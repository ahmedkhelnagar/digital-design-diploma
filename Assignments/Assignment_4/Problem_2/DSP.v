==> flow/design.v <==
module DSP(A,B,C,D,clk,rst_n,P);
    input [17:0]A,B,D;
    input [47:0]C;
    input clk ,rst_n;
    parameter OPERATION = "ADD";
    output reg[47:0]P;
    reg [17:0]A_reg,B_reg,D_reg;
    reg [47:0]C_reg;
    reg [35:0]Adder_output;
    reg [35:0]Adder_output_reg;
    reg [17:0]A_reg_reg;
    reg [47:0]multipler_output;
    reg [47:0]multipler_output_reg;
    reg [36:0]Adder_output_2;
    reg [36:0]Adder_output_2_reg;
    always@(posedge clk)begin
      if(~rst_n)begin
        A_reg <= 0;
        B_reg <= 0;
        C_reg <= 0;
        D_reg <= 0;        
      end
      else begin
        A_reg <= A;
        B_reg <= B;
        C_reg <= C;
        D_reg <= D;      
      end
    end
    always@(posedge clk)begin
        if(~rst_n)
          Adder_output <= 36'b0;
        else begin
            if(OPERATION)begin
                Adder_output <= D_reg + B_reg;
            end
            else begin
                Adder_output <= D_reg - B_reg;
            end
        end
    end
    always@(posedge clk)begin
        if(~rst_n)begin
            Adder_output_reg <= 0;
            A_reg_reg <= 0;
        end
        else begin
            Adder_output_reg <= Adder_output;
            A_reg_reg <= A_reg;
        end
    end
    always@(posedge clk)begin
        if(~rst_n)begin
            multipler_output <= 0;
        end
        else begin
            multipler_output <= A_reg_reg * Adder_output_reg;
        end
    end
    always@(posedge clk)begin
        if(~rst_n)begin
            multipler_output_reg <= 0;
        end
        else begin
            multipler_output_reg <= multipler_output;
        end
    end
    always@(posedge clk)begin
        if(~rst_n)begin
            Adder_output_2 <= 0;
        end
        else begin
            if(OPERATION)
                Adder_output_2 <= multipler_output_reg + C_reg;
            else
                Adder_output_2 <= multipler_output_reg - C_reg;
        end
    end
    always@(posedge clk)begin
        if(~rst_n)begin
            Adder_output_2_reg <= 0;
        end
        else begin
            Adder_output_2_reg <= Adder_output_2;
        end
    end
    always@(posedge clk)begin
        if(~rst_n)begin
            P <= 0;
        end
        else begin
            P <= Adder_output_2_reg;
        end
    end
endmodule
From RTL to reports: DSP --
The steps from the RTL of DSP to its reports follow in flow order. Line numbers count from 1 in the design file above. Operators: Yosys type, input widths -> output width; for muxes data width and select width s. Library cell names are shortened. A cell with n/a has no value.
Set-up: top module DSP, clock input clk, standard-cell library sky130hd, library corner tt_025C_1v80

After elaboration --
Yosys after proc, flatten, opt, wreduce and memory -nomap, before mapping. Enables and synchronous resets that opt folds into registers are not counted as muxes. Memory bits, and registers merged into a memory's read port (data or address), are not among the register bits. Print and check cells are not counted. Equal cells are merged and count once.
Cells by class: add/subtract/negate cells 2, multiply operators 1
Operators by type and width (number):
- $mul 18x36->37 | 1
- $add 37x37->37 | 1
- $add 18x18->19 | 1
Storage and ports: bits in registers 377, bits of input ports 104, output and inout port bits 48, word-level cells 16

Depth --
Depth = most cells in a row (Yosys ltp): at word level without a register or memory, in the mapped netlist without a sequential cell, where the memories' decode and read muxes count.
Logic depth: depth in word-level cells 1, ABC_AREA 0, mapped depth 25

After synthesis --
Yosys stat after the flow's synthesis: flattened, memories mapped to cells. It holds for the ABC_AREA given above (unset counts as 0); a run with the other value may have another netlist.
Synthesis totals: mapped cells 2355, synthesis area 22459.0 µm², flip-flops 332
Cell types (number):
- dfxtp_1 | 332
- fa_1 | 274
- and2_1 | 407
- ha_1 | 165
- inv_1 | 342
- nand2_1 | 229
- nor2_1 | 101
- clkbuf_1 | 96
- a21o_1 | 46
- xor2_1 | 38
- a21oi_1 | 66
- xnor2_1 | 34
- o21ai_0 | 29
- o21bai_1 | 12
- buf_4 | 11
- nor3_1 | 16
- nand2b_1 | 12
- nand3_1 | 15
Not listed: further types 43, cells in them 130.

Timing after synthesis --
Source: OpenSTA report_checks on the synthesized netlist (no wires, ideal clock, input and output delay 20% of the period each), path of least setup slack; recovery checks are left aside. Register names are those of the netlist, which keeps one name where synthesis merged equal registers.
Path after synthesis: path kind reg-to-reg, start reg A_reg_reg[3], end reg multipler_output[33], clock period 9.41 ns, launch time at the first pin 0.000 ns, arrival 5.905 ns, required time 9.282 ns, path slack 3.377 ns, path delay 6.033 ns, driving pins on the path 24, buffers on the path 3, synthesis period reached 6.033 ns
"path delay" = arrival - input delay + setup time. "driving pins on the path" counts driving pins, that of a launching flip-flop among them; a cell with two outputs on the path counts twice. "synthesis period reached" = period - worst setup slack (recovery checks aside). The figure is calculated, with input and output delays left at 20% of the set period. Between the ends stands the longest chain of elaborated cells between them, by number of cells; it is not shown to be the way that was timed. Of several equally long chains one is given. Each line given opens the expression or statement behind the cell; cells for indexed reads and writes are added by Yosys, which also makes memories of some case tables.
On the way, after synthesis: cell sequence dfxtp_1 clkbuf_1 clkbuf_1 nand2_1 fa_1 fa_1 inv_1 fa_1 fa_1 fa_1 inv_1 fa_1 inv_1 ha_1 buf_2 a21oi_1 o21ai_1 a21o_1 a2111o_1 o21ai_1 o21ai_1 o32ai_1 xor2_1 nor2_1, cells in the longest elaborated chain 1, elaborated cells on any way between the ends 1, source lines of those cells 1, classes of those cells mul (1)
RTL lines, path after synthesis:
- start: declaration | line 11 | reg [17:0]A_reg_reg;
- start: assignment | line 45 | A_reg_reg <= 0;
- start: assignment | line 49 | A_reg_reg <= A_reg;
- $mul 18x36->37 | line 57 | multipler_output <= A_reg_reg * Adder_output_reg;
- end: assignment | line 54 | multipler_output <= 0;
- end: assignment | line 57

Worst path after layout --
Path of least setup slack in the final report of flow run A (OpenROAD, finished layout, wires in). Where an end is a register, its clock arrival counts in the times.
Path after layout: path kind reg-to-reg, start reg A_reg_reg[8], end reg multipler_output[36], clock period 10.2 ns, launch time at the first pin 0.51 ns, arrival 7.23 ns, required time 10.67 ns, path slack 3.44 ns, driving pins on the path 22, buffers on the path 0
Between the ends stands the longest chain of elaborated cells between them, by number of cells; it is not shown to be the way that was timed. Of several equally long chains one is given.
On the way, after layout: cell sequence dfxtp_1 and2_1 fa_1 inv_1 fa_1 fa_1 fa_1 inv_1 fa_1 inv_1 fa_1 inv_1 ha_1 a21oi_1 o21ai_0 a221oi_1 o21ai_1 o31ai_1 a21oi_1 o21ai_1 a21o_1 a21oi_1, cells in the longest elaborated chain 1, elaborated cells on any way between the ends 1, source lines of those cells 1, classes of those cells mul (1)
RTL lines, path after layout:
- start: declaration | line 11 | reg [17:0]A_reg_reg;
- start: assignment | line 45 | A_reg_reg <= 0;
- start: assignment | line 49 | A_reg_reg <= A_reg;
- $mul 18x36->37 | line 57 | multipler_output <= A_reg_reg * Adder_output_reg;
- end: assignment | line 54 | multipler_output <= 0;
- end: assignment | line 57

Data sheet: physical implementation of DSP

DSP through Yosys and OpenROAD on sky130hd: 2 stored runs, unordered, with their settings and measured results. The constraints put input and output delay at 20% of the set period each and load the outputs with 0.01 pF.
By "clock period reached" is meant the clock period of the run minus its worst setup slack. This is arithmetic on one report: input and output delays are still those of the set period (20% each).
"allowed time less slack (worst setup path)" means the part of the period allowed to the worst setup path (the constraints hold back 20% at inputs and 20% at outputs) less its slack; where the path has registers, the arrival times of their clocks count too.
"total power of the final layout" is the tool's figure for a default switching activity; nothing was simulated.

[flow run A] flow files
==> flow/run.sh <==
#!/bin/bash
# the make line also repeats the synthesis and layout settings of config.mk as NAME=value (left out here)
make -C /OpenROAD-flow-scripts/flow DESIGN_CONFIG=/design/flow/config.mk WORK_HOME=/design/flow/orfs CLKGATE_MAP_FILE= finish
==> flow/config.mk <==
export PLATFORM = sky130hd
export DESIGN_NAME = DSP
export DESIGN_NICKNAME = DSP
export VERILOG_FILES = /design/flow/design.v
export SDC_FILE = /design/flow/constraint.sdc
export NUM_CORES = 4
export LEC_CHECK = 0
export CAP_MARGIN = 10
export CELL_PAD_IN_SITES_DETAIL_PLACEMENT = 1
export CORE_MARGIN = 2
export CORE_UTILIZATION = 45
export CTS_CLUSTER_DIAMETER = 134
export CTS_CLUSTER_SIZE = 76
export PLACE_DENSITY_LB_ADDON = 0.16
export SETUP_SLACK_MARGIN = 3.02
export SLEW_MARGIN = 20
==> flow/constraint.sdc <==
create_clock -name core_clock -period 10.2 [get_ports {clk}]
set_input_delay 2.0400 -clock core_clock [delete_from_list [all_inputs] [get_ports {clk}]]
set_output_delay 2.0400 -clock core_clock [all_outputs]
set_load 0.01 [all_outputs]

[flow run A] result: netlist area reported by Yosys 22459.0 µm²; die size 51713.0 µm²; standard-cell area after layout 24681.2 µm²; final utilization 50.2%; worst slack on setup checks 3.442 ns; post-route setup TNS 0.000 ns; post-route worst hold slack 0.361 ns; total power of the final layout 2.444 mW; clock period reached 6.758 ns; allowed time less slack (worst setup path) 6.76 ns; worst path kind reg-to-reg

[flow run B] flow files
==> flow/run.sh <==
#!/bin/bash
# the make line also repeats the synthesis and layout settings of config.mk as NAME=value (left out here)
make -C /OpenROAD-flow-scripts/flow DESIGN_CONFIG=/design/flow/config.mk WORK_HOME=/design/flow/orfs CLKGATE_MAP_FILE= finish
==> flow/config.mk <==
export PLATFORM = sky130hd
export DESIGN_NAME = DSP
export DESIGN_NICKNAME = DSP
export VERILOG_FILES = /design/flow/design.v
export SDC_FILE = /design/flow/constraint.sdc
export NUM_CORES = 4
export LEC_CHECK = 0
export CAP_MARGIN = 5
export CORE_MARGIN = 10
export CORE_UTILIZATION = 61
export GPL_ROUTABILITY_DRIVEN = 0
export GPL_TIMING_DRIVEN = 1
export MIN_ROUTING_LAYER = met2
export PLACE_DENSITY_LB_ADDON = 0.03
export SLEW_MARGIN = 20
==> flow/constraint.sdc <==
create_clock -name core_clock -period 6.65 [get_ports {clk}]
set_input_delay 1.3300 -clock core_clock [delete_from_list [all_inputs] [get_ports {clk}]]
set_output_delay 1.3300 -clock core_clock [all_outputs]
set_load 0.01 [all_outputs]

[flow run B] result: netlist area reported by Yosys 22459.0 µm²; die size 44893.1 µm²; standard-cell area after layout 25732.2 µm²; final utilization 70.6%; worst slack on setup checks 0.237 ns; post-route setup TNS 0.000 ns; post-route worst hold slack 0.406 ns; total power of the final layout 4.858 mW; clock period reached 6.413 ns; allowed time less slack (worst setup path) 6.41 ns; worst path kind reg-to-reg
