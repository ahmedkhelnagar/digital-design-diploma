==> flow/design.v <==
module ram (din,dout,rx,tx,clk,rst_n);
        parameter MEM_DEPTH = 256;
        parameter ADDER_SIZE =8;
        input [ADDER_SIZE+1:0] din;
        output reg [ADDER_SIZE-1:0] dout;
        input rx,clk,rst_n;
        output  reg tx;
        reg [ADDER_SIZE-1:0] mem [MEM_DEPTH-1:0];
        reg [ADDER_SIZE-1:0] internal_addr;
        always @(posedge clk ) begin
        if (~rst_n)
        dout <=0;
        else begin
            if (din[9:8] == 2'b00 && rx== 1)begin
                internal_addr <= din[7:0];
                tx =0;  
            end
            else if (din[9:8] == 2'b10 && rx== 1)begin
                internal_addr <= din[7:0];
                tx =0;    
            end 
            else if (din[9:8] == 2'b01 && rx== 1)begin
                mem[internal_addr] <= din[7:0];
                tx = 0;    
            end 
            else if (din[9:8] == 2'b11 && rx== 1)begin
                dout <= mem[internal_addr];
                tx =1;     
            end 
            else
                tx=0;
        end
   end
endmodule
module SPI_FSM_module(MOSI,MISO,SS_n,clk,rst_n,rx_data,rx_valid,tx_data,tx_valid);
    parameter IDLE          = 3'b000;
    parameter CHK_CMD       = 3'b001;
    parameter WRITE         = 3'b010;
    parameter READ_ADD      = 3'b011;
    parameter READ_DATA     = 3'b100;
    input  MOSI,SS_n,clk,rst_n,tx_valid;
    input  [7:0]tx_data; 
    output reg[9:0]rx_data;
    output reg MISO;
    output reg rx_valid;
    (* fsm_encoding = "gray" *) reg [2:0] cs,ns;   
    integer READ_FLAG = 0;
    integer counter_convert = 10;
    always@(*)begin
      case (cs)
            IDLE: 
                if(SS_n)
                    ns = IDLE;
                else 
                    ns = CHK_CMD;
            CHK_CMD:
                if(SS_n)
                    ns = IDLE;
                else begin
                    if(MOSI)begin
                        if(READ_FLAG == 0)
                            ns = READ_ADD;
                        else
                            ns = READ_DATA;
                    end
                    else
                        ns = WRITE;       
                end
            WRITE:
                if(SS_n)
                    ns = IDLE;
                else
                    ns = WRITE;
            READ_ADD:
                if(SS_n)
                    ns = IDLE;
                else
                    ns = READ_ADD;
            READ_DATA:
                if(SS_n)
                    ns = IDLE;
                else 
                    ns = READ_DATA;
            default : ns = IDLE;                    
      endcase
    end
    always@(posedge clk)begin
        if(!rst_n)begin
            cs <= IDLE;
        end
        else
            cs <= ns;
    end
    always@(posedge clk)begin
       case (cs)
            IDLE:begin
                counter_convert <= 9;
            end
            CHK_CMD:begin
                rx_data[counter_convert] <= MOSI;  
                rx_valid <= 0;   
            end
            WRITE:begin
                    rx_data[counter_convert-1] <= MOSI;  
                    counter_convert <= counter_convert - 1;
                    if (counter_convert == 0)    
                        rx_valid <= 1;   
            end
            READ_ADD:begin
                    rx_data[counter_convert-1] <= MOSI;  
                    counter_convert <= counter_convert - 1;
                  if ( counter_convert == 0) begin
                   rx_valid <= 1;   
                   READ_FLAG <= 1;  
                  end
            end
            READ_DATA:begin
                if(tx_valid)begin
                   MISO <= tx_data[counter_convert -1];     
                   counter_convert <= counter_convert - 1;
                   if (counter_convert == 0) begin
                        rx_valid <= 0;
                    end
                end
                else begin    
                    rx_data[counter_convert-1] <= MOSI;
                    counter_convert <= counter_convert - 1;
                    if (counter_convert == 0) begin
                        rx_valid <= 1;
                        READ_FLAG <= 0;  
                        counter_convert <= 9;  
                    end
                end
            end
       endcase
    end
endmodule
module Wrapper_module(MOSI,MISO,SS_n,clk,rst_n);
    input MOSI,SS_n,clk,rst_n;
    output MISO;
    wire [9:0]rx_data;
    wire rx_valid,tx_valid;
    wire [7:0]tx_data;
    ram M1(rx_data,tx_data,rx_valid,tx_valid,clk,rst_n);
    SPI_FSM_module M2(MOSI,MISO,SS_n,clk,rst_n,rx_data,rx_valid,tx_data,tx_valid);
endmodule
# Reports on Wrapper_module
# What the tools print for Wrapper_module, step after step.
# Lines are those of the file above, counted from 1.
# Operators: Yosys type, input widths -> output width; for muxes data width and select width s.
# Cell names lack the library's common part.
# Not given: -
# inputs
top_module,Wrapper_module
clk_port,clk
library,sky130hd
lib_corner,tt_025C_1v80

# After elaboration
# Counts by Yosys on the flattened word-level netlist (proc, flatten, opt, wreduce; memories kept). Register bits leave out memories and registers merged into their read ports (data or address). Print and check cells are left out. Cells with the same type and inputs are merged into one.
# Yosys's memory passes give these memory sizes; they may raise the number of words (mostly to a power of two), join words into wider ones and drop unused or constant bits.
# word_totals
regBits,88
mem_bits_rw,2048
clocked_rd_ports_x_width,8
memories,1
in_bits,4
output_inout_bits,1
word_cells,95
# op_classes
add_sub_neg,3
equal,11
shifts,5
mux,36
bitwise,9
reduce_logical,22
# mem_list
name,words,width,read_ports,wr,line_no,rtl
M1.mem,256,8,1,1,8,reg [ADDER_SIZE-1:0] mem [MEM_DEPTH-1:0];
# ops
operator,n
$mux 32,5
$pmux 32 s3,1
$mux 8,10
$shift 1x33->10,2
$shift 1x33->10 const A,2
$neg 32->33,2
$logic_not 32->1,2
$pmux 32 s2,1
$sub 32x2->32 const B,1
$shiftx 8x32->1,1
$pmux 10 s3,1
$and 10x10->10,2
$or 10x10->10,2
$not 10->10,2
$pmux 3 s5,1
$mux 3,4
$mux 10,1
$mux 1,9
$reduce_and 2->1,4
$reduce_and 4->1,2
$eq 3x2->1 const B,2
$reduce_bool 3->1,2
$logic_and 1x1->1,4
$ne 2x1->1 const B,2
$eq 2x2->1 const B,2
$reduce_bool 2->1,2
$reduce_bool 4->1,1
$mux 2,2
# Other operator kinds: 12; their cells: 14.

# Logic depth
# Longest topological path by Yosys (ltp), each cell counted once; first at word level (registers and memories cut), then after technology mapping (sequential cells cut; the memories' decode and read muxes count).
# depth
depth_word,8
abc_area,0
depth_mapped,18
mapped_depth_nobuf,13

# After synthesis
# Yosys stat after the flow's synthesis: flattened, memories mapped to cells. It holds for the ABC_AREA given above (unset counts as 0); a run with the other value may have another netlist.
# mapped
mapped_cells,3983
yosys_area_um2,84363.4
seq_area_um2,63380.8
ff_cells,2115
n_buf,240
# by_type
cell,n,area_total_um2
edfxtp_1,2102,6.31E+04
mux4_2,647,1.46E+04
nor2_1,342,1.28E+03
clkbuf_1,178,668.141
nand3_1,74,370.355
nand2_1,81,304.042
dfxtp_1,13,260.25
nor4_1,36,225.216
mux2_2,19,213.955
xnor2_1,24,210.202
nand4_1,32,200.192
buf_1,52,195.187
nor3_1,32,160.154
a31oi_1,24,150.144
o21ai_0,30,150.144
xor2_1,16,140.134
mux2i_1,12,120.115
and2_1,17,106.352
# Other cell types: 68; their cells: 252.
# The figures by module come from a second, unflattened synthesis with its own total; it is not the netlist above.
# unflattened
cells_unflattened,4590
hier_area_um2,86212.7
# Rows give one instance, submodules left out.
# modules
mod,instances,n_cells,mod_area_um2,seq_area_um2
ram,1,3868,80497.2,61929.4
SPI_FSM_module,1,722,5715.5,1451.4
Wrapper_module,1,0,0.0,0.0

# Worst setup path after synthesis
# Source: OpenSTA report_checks on the synthesized netlist (no wires, ideal clock, input and output delay 20% of the period each), path of least setup slack; recovery checks are left aside. Register names are those of the netlist, which keeps one name where synthesis merged equal registers.
# synth_timing
path_kind,register to register
start,reg M2.counter_convert[0]
end,reg M2.rx_data[3]
clock_period_ns,4.8
setup_ns,0.171
t_first_pin_ns,0.000
t_arrival_ns,4.618
t_required_ns,4.629
setup_slack_ns,0.011
delay_ns,4.789
stages,18
path_buffers,4
synth_period_reached_ns,4.789
# "delay_ns" is the arrival time less input delay plus setup time.
# "stages": output pins that drive a net of the path, with the launching flip-flop's if there is one; two outputs of one cell count as two.
# "synth_period_reached_ns" = period - worst setup slack (recovery checks aside). The figure is calculated, with input and output delays left at 20% of the set period.
# The rows between start and end are the longest chain of elaborated cells between them; the timing report does not say that the signal goes this way. Where chains are equally long, one stands for them.
# Each line given opens the expression or statement behind the cell; cells for indexed reads and writes are added by Yosys, which also makes memories of some case tables.
# A register here has more assigning lines than the two given.
# Where a signal picks the word or bit written, the line may be left out of the assigning lines.
# synth_between
cell_sequence,edfxtp_1 -> clkbuf_8 -> clkbuf_1 -> inv_1 -> ha_1 -> or2b_2 -> a2111oi_4 -> a211oi_2 -> or4_1 -> buf_2 -> or2_1 -> buf_6 -> nor4_2 -> xor2_1 -> nand4_2 -> or4_1 -> or4_1 -> o211ai_1
elab_chain_len,8
cone_cells,15
cone_classes,3 x add/sub; 4 x shift; 2 x mux; 6 x logic
# synth_lines
element,line_no,rtl
from (decl),48,integer counter_convert = 10;
from (assign),105,counter_convert <= counter_convert - 1;
from (assign),111,counter_convert <= counter_convert - 1;
$sub 32x2->32,126,rx_data[counter_convert-1] <= MOSI;
$neg 32->33,126,
$shift 1x33->10,126,
$not 10->10,126,
$and 10x10->10,126,
$or 10x10->10,126,
$mux 10,118,if(tx_valid)begin
$pmux 10 s3,95,case (cs)
to (decl),43,output reg[9:0]rx_data;

# Worst path after layout
# Path of least setup slack in the final report of job 1 (OpenROAD, finished layout, wires in). Where an end is a register, its clock arrival counts in the times.
# layout_timing
path_kind,register to register
start,reg M1.internal_addr[1]
end,mem M1.mem[91][5]
clock_period_ns,5.91
setup_ns,0.36
t_first_pin_ns,0.87
t_arrival_ns,5.50
t_required_ns,6.41
setup_slack_ns,0.90
stages,12
path_buffers,7
# The rows between start and end are the longest chain of elaborated cells between them; the timing report does not say that the signal goes this way. Where chains are equally long, one stands for them.
# layout_between
cell_sequence,edfxtp_1 -> clkbuf_2 -> clkbuf_4 -> clkbuf_4 -> buf_16 -> clkbuf_4 -> inv_1 -> nor3_2 -> nand2_2 -> clkbuf_2 -> buf_16 -> nor2_2
elab_chain_len,4
cone_cells,4
cone_lines,4
cone_classes,4 x mux
# layout_lines
element,line_no,rtl
from (decl),9,reg [ADDER_SIZE-1:0] internal_addr;
from (assign),15,internal_addr <= din[7:0];
from (assign),19,internal_addr <= din[7:0];
$mux 8,22,else if (din[9:8] == 2'b01 && rx== 1)begin
$mux 8,18,else if (din[9:8] == 2'b10 && rx== 1)begin
$mux 8,14,if (din[9:8] == 2'b00 && rx== 1)begin
$mux 8,11,if (~rst_n)
to (decl),8,reg [ADDER_SIZE-1:0] mem [MEM_DEPTH-1:0];

# Module Wrapper_module, platform sky130hd: 2 stored runs of the flow (Yosys, OpenROAD) with differing settings, in no particular order. Input and output delays are each 20% of the period that was set; the output load is 0.01 pF.
# "worst_path_ns": the worst setup path's part of the clock period (all of it between registers, 20% less for each end at a port) less its slack. A launch clock that arrives late makes it longer, a capture clock that arrives late makes it shorter.
# "total_power_w": no workload was simulated; the value follows from the tool's default switching activity.
# A setting shown as -- is not set for that run.
stored run,period_ns,CORE_UTILIZATION,SETUP_SLACK_MARGIN,PLACE_DENSITY_LB_ADDON,CORE_MARGIN,CELL_PAD_IN_SITES_DETAIL_PLACEMENT,ABC_AREA,GPL_TIMING_DRIVEN,GPL_ROUTABILITY_DRIVEN,CTS_CLUSTER_DIAMETER,CAP_MARGIN,SLEW_MARGIN,HOLD_SLACK_MARGIN,TNS_END_PERCENT,synth_chip_area_um2,total_die_area_um2,cell_area_final_um2,util_pct,worst_setup_slack_ns,ws_hold_ns,total_power_w,worst_path_ns,timing.worst_path_kind
job 1,5.91,38,1.07,0.12,10,1,0,0,0,160,20,20,--,--,84363.4,241258.0,101860.0,46.2,0.902,0.465,0.03176,5.01,register to register
job 2,9.89,20,0.11,0.21,10,2,--,0,--,--,5,20,0.29,85,84363.4,448197.0,103790.0,24.7,3.187,0.482,0.019149,6.70,register to register
